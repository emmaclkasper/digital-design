==> flow/design.v <==
`timescale 1ns / 1ps
module LaserD(B, S, Rst, Clk, L, D);
	input B, S, Rst, Clk;
	output reg L;
	output reg [15:0]D;
	parameter S_OFF = 0, S_W1 = 1, S_ON1 = 2, S_W2 = 3, S_CALC = 4; 
	reg [15:0] Dctr;  
	reg [15:0] Dreg;  
	reg [2:0] State;
	always @(posedge Clk) begin
		if(Rst == 1)
			begin
				State <= S_OFF;
				Dctr <= 0;
				Dreg <= 0;
				D <= 0;
			end
		else
			begin
				case (State)
					S_OFF:
					begin
						L <= 0;
						D <= 0;
						Dreg <= 0;
						State <= S_W1;
					end
					S_W1:
					begin
							L <= 0;
							D <= 0;
							Dreg <= 0;
							Dctr <= 0;
							if(B == 1)
								State <= S_ON1;
							else
								State <= S_W1;
					end
					S_ON1:
					begin
							L <= 1;
							Dreg <= 0;
							Dctr <= 0;
							State <= S_W2;
					end
					S_W2:
					begin
							L <= 0;
							Dreg <= 0;
							if(S == 1)
								State <= S_CALC;
							else
							begin
								State <= S_W2;
								Dctr = Dctr + 16'b0000000000000001;
							end
					end
					S_CALC:
					begin
							L <= 0;
							Dreg = Dctr / 2;
							D <= Dreg;
							State <= S_W1;
					end
				endcase
			end
	end
endmodule
# Reports on LaserD
# The steps from the RTL of LaserD to its reports follow in flow order.
# Lines are those of the file above, counted from 1.
# A cell with n/a has no value.
[design]
design = "LaserD"
clock = "Clk"
library = "sky130hd"
pvt_corner = "tt_025C_1v80"

# After elaboration
# Yosys after proc, flatten, opt, wreduce and memory -nomap, before mapping. Memory bits, and registers merged into a memory's read port (data or address), are not among the register bits. Print and check cells are not counted. Equal cells are merged and count once.
[word_totals]
regBits = 36
input_bits = 4
[op_classes]
add_sub_neg = 1
n_eq = 5
muxes = 7
n_logic = 1
n_reduce_logical = 11
[ops]
columns = ["operator", "count"]
rows = [
  ["parallel mux 16 bit (select 2 bit)", 2],
  ["adder 16 x 1 -> 16 bit with constant B", 1],
  ["two-way mux 16 bit", 1],
  ["parallel mux 3 bit (select 4 bit)", 1],
  ["nonzero test 2 bit", 3],
  ["OR reduction 2 bit", 3],
  ["equality test 3 x 2 -> 1 bit with constant B", 2],
  ["AND reduction 2 bit", 2],
  ["nonzero test 4 bit", 1],
  ["OR reduction 4 bit", 1],
  ["equality test 3 x 1 -> 1 bit with constant B", 1],
  ["equality test 3 bit with constant B", 1],
  ["logical NOT 3 bit", 1],
  ["two-way mux 3 bit", 1],
  ["inequality test 2 bit with constant B", 1],
  ["parallel mux 1 bit (select 2 bit)", 1],
  ["two-way mux 2 bit", 1],
  ["inverter 1 bit", 1],
]

# Logic depth
# Depth = most cells in a row (Yosys ltp): at word level without a register or memory, in the mapped netlist without a sequential cell, where the memories' decode and read muxes count.
[logic_depth]
word_depth = 4
abc_area = 1
mapped_depth = 9

# After synthesis
# Yosys stat after the flow's synthesis: flattened, memories mapped to cells. It holds for the ABC_AREA given above (unset counts as 0); a run with the other value may have another netlist.
[mapped]
cell_count = 228
synth_area_um2 = 1649.1
seqArea_um2 = 750.7
ffs = 37
buf_cells = 10
[by_type]
columns = ["cell_type", "count"]
rows = [
  ["sky130_fd_sc_hd__dfxtp_1", 36],
  ["sky130_fd_sc_hd__nand2_1", 53],
  ["sky130_fd_sc_hd__nand3_1", 25],
  ["sky130_fd_sc_hd__a21oi_1", 24],
  ["sky130_fd_sc_hd__inv_1", 25],
  ["sky130_fd_sc_hd__nor2_1", 24],
  ["sky130_fd_sc_hd__nor2_4", 3],
  ["sky130_fd_sc_hd__edfxtp_1", 1],
  ["sky130_fd_sc_hd__o21ai_0", 5],
  ["sky130_fd_sc_hd__buf_6", 2],
  ["sky130_fd_sc_hd__nor3_1", 4],
  ["sky130_fd_sc_hd__nor2_2", 3],
  ["sky130_fd_sc_hd__a21oi_2", 2],
  ["sky130_fd_sc_hd__buf_2", 3],
  ["sky130_fd_sc_hd__buf_4", 2],
  ["sky130_fd_sc_hd__ha_1", 1],
  ["sky130_fd_sc_hd__nand2_2", 2],
  ["sky130_fd_sc_hd__nand2_4", 1],
]
# Not listed: further types 10, cells in them 12.

# Worst setup path after synthesis
# Path of least setup slack by OpenSTA after synthesis, without wires, with an ideal clock, recovery checks aside; 20% of the period is set as input and as output delay. Where synthesis merged equal registers, the netlist keeps one of their names.
[synth_path]
path_kind = "register -> register"
startpoint = "register Dctr[1]"
endpoint = "register Dctr[12]"
period_ns = 1.52
setup_ns = 0.115
t_arrival_ns = 1.083
required_ns = 1.405
slack_ns = 0.322
path_delay_ns = 1.198
stages = 9
path_buffers = 0
synth_period_reached_ns = 1.198
# "path_delay_ns" = arrival - input delay + setup time.
# "stages": output pins that drive a net of the path, with the launching flip-flop's if there is one; two outputs of one cell count as two.
# "synth_period_reached_ns" = period - worst setup slack (recovery checks aside). The figure is calculated, with input and output delays left at 20% of the set period.
# Between the ends stands the longest chain of elaborated cells between them, by number of cells; it is not shown to be the way that was timed. Of several equally long chains one is given.
# Each line given opens the expression or statement behind the cell; cells for indexed reads and writes are added by Yosys, which also makes memories of some case tables.
# At most two assigning lines are given for a register; there are more.
[synth_via]
path_cell_list = "sky130_fd_sc_hd__dfxtp_1 sky130_fd_sc_hd__ha_1 sky130_fd_sc_hd__inv_1 sky130_fd_sc_hd__nor2_2 sky130_fd_sc_hd__nand2_1 sky130_fd_sc_hd__nor2_1 sky130_fd_sc_hd__nand3_1 sky130_fd_sc_hd__nand2_1 sky130_fd_sc_hd__nor2_1"
elab_chain_cells = 3
cells_between = 3
classes_between = "add/sub: 1; mux: 2"
[synth_lines]
columns = ["item", "line_no", "rtl"]
rows = [
  ["start: declaration", 7, "reg [15:0] Dctr;"],
  ["start: assignment", 14, "Dctr <= 0;"],
  ["start: assignment", 55, "Dctr = Dctr + 16'b0000000000000001;"],
  ["adder 16 x 1 -> 16 bit", 55, ""],
  ["two-way mux 16 bit", 50, "if(S == 1)"],
  ["parallel mux 16 bit (select 2 bit)", 20, "case (State)"],
  ["end: assignment", 14, ""],
  ["end: assignment", 55, ""],
  ["end: declaration", 7, ""],
]

# Timing after layout
# Path of least setup slack in the final report of flow run 1 (OpenROAD, finished layout, wires in). Where an end is a register, its clock arrival counts in the times.
[layout_path]
path_kind = "register -> output"
startpoint = "register D[12]"
endpoint = "output D[12]"
period_ns = 1.59
out_delay_ns = 0.32
t_arrival_ns = 1.20
required_ns = 1.27
slack_ns = 0.07
stages = 2
path_buffers = 1
# At most two assigning lines are given for a register; there are more.
[layout_via]
path_cell_list = "sky130_fd_sc_hd__dfxtp_1 sky130_fd_sc_hd__clkdlybuf4s50_1"
elab_chain_cells = 0
cells_between = 0
[layout_lines]
columns = ["item", "line_no", "rtl"]
rows = [
  ["start: declaration", 5, "output reg [15:0]D;"],
  ["start: assignment", 16, "D <= 0;"],
  ["start: assignment", 62, "D <= Dreg;"],
  ["end: declaration", 5, ""],
]

# Design LaserD on sky130hd. What follows are 2 stored runs of the flow, each under its own settings; their order means nothing. The constraints put input and output delay at 20% of the set period each and load the outputs with 0.01 pF.
# By "clock_period_reached_ns" is meant the clock period of the run minus its worst setup slack. This is arithmetic on one report: input and output delays are still those of the set period (20% each).
# "timing.worst_path_ns" = time allowed to the worst setup path (clock period - input delay - output delay, where it has them) - its slack; a late launch clock adds to it, a late capture clock takes from it.
# By "final_power_w" is meant OpenSTA's value without simulated activity: inputs other than the clock are taken to toggle once in ten clock periods, and the tool carries that through the logic.

[[run]]
name = "flow run 1"
[run.settings]
period_ns = 1.59
CORE_UTILIZATION = 27
SETUP_SLACK_MARGIN = 0.01
PLACE_DENSITY_LB_ADDON = 0.22
CELL_PAD_IN_SITES_DETAIL_PLACEMENT = 2
ABC_AREA = 1
GPL_TIMING_DRIVEN = 0
CTS_CLUSTER_DIAMETER = 23
CAP_MARGIN = 35
SLEW_MARGIN = 35
MIN_ROUTING_LAYER = "met1"
CORE_MARGIN = 2
[run.results]
clock_period_reached_ns = 1.519
utilization_pct = 34.8
final_power_w = 0.001956
dieArea_um2 = 6748.6
timing.setup.ws_ns = 0.071
hold_ws_ns = 0.489
timing.worst_path_ns = 1.20
timing.worst_path_kind = "register -> output"
finish.stdcell_area_um2 = 2059.5
synthArea_um2 = 1649.1
tns_setup_ns = 0.000

[[run]]
name = "flow run 2"
[run.settings]
period_ns = 1.81
CORE_UTILIZATION = 39
SETUP_SLACK_MARGIN = 0.48
PLACE_DENSITY = 0.73
CELL_PAD_IN_SITES_GLOBAL_PLACEMENT = 2
CTS_CLUSTER_SIZE = 96
CTS_CLUSTER_DIAMETER = 219
CAP_MARGIN = 20
CORE_MARGIN = 2
SLEW_MARGIN = 20
[run.results]
clock_period_reached_ns = 1.477
utilization_pct = 58.1
final_power_w = 0.001448
dieArea_um2 = 4307.3
timing.setup.ws_ns = 0.333
hold_ws_ns = 0.477
timing.worst_path_ns = 1.48
timing.worst_path_kind = "register -> register"
finish.stdcell_area_um2 = 2125.8
synthArea_um2 = 1481.4
tns_setup_ns = 0.000
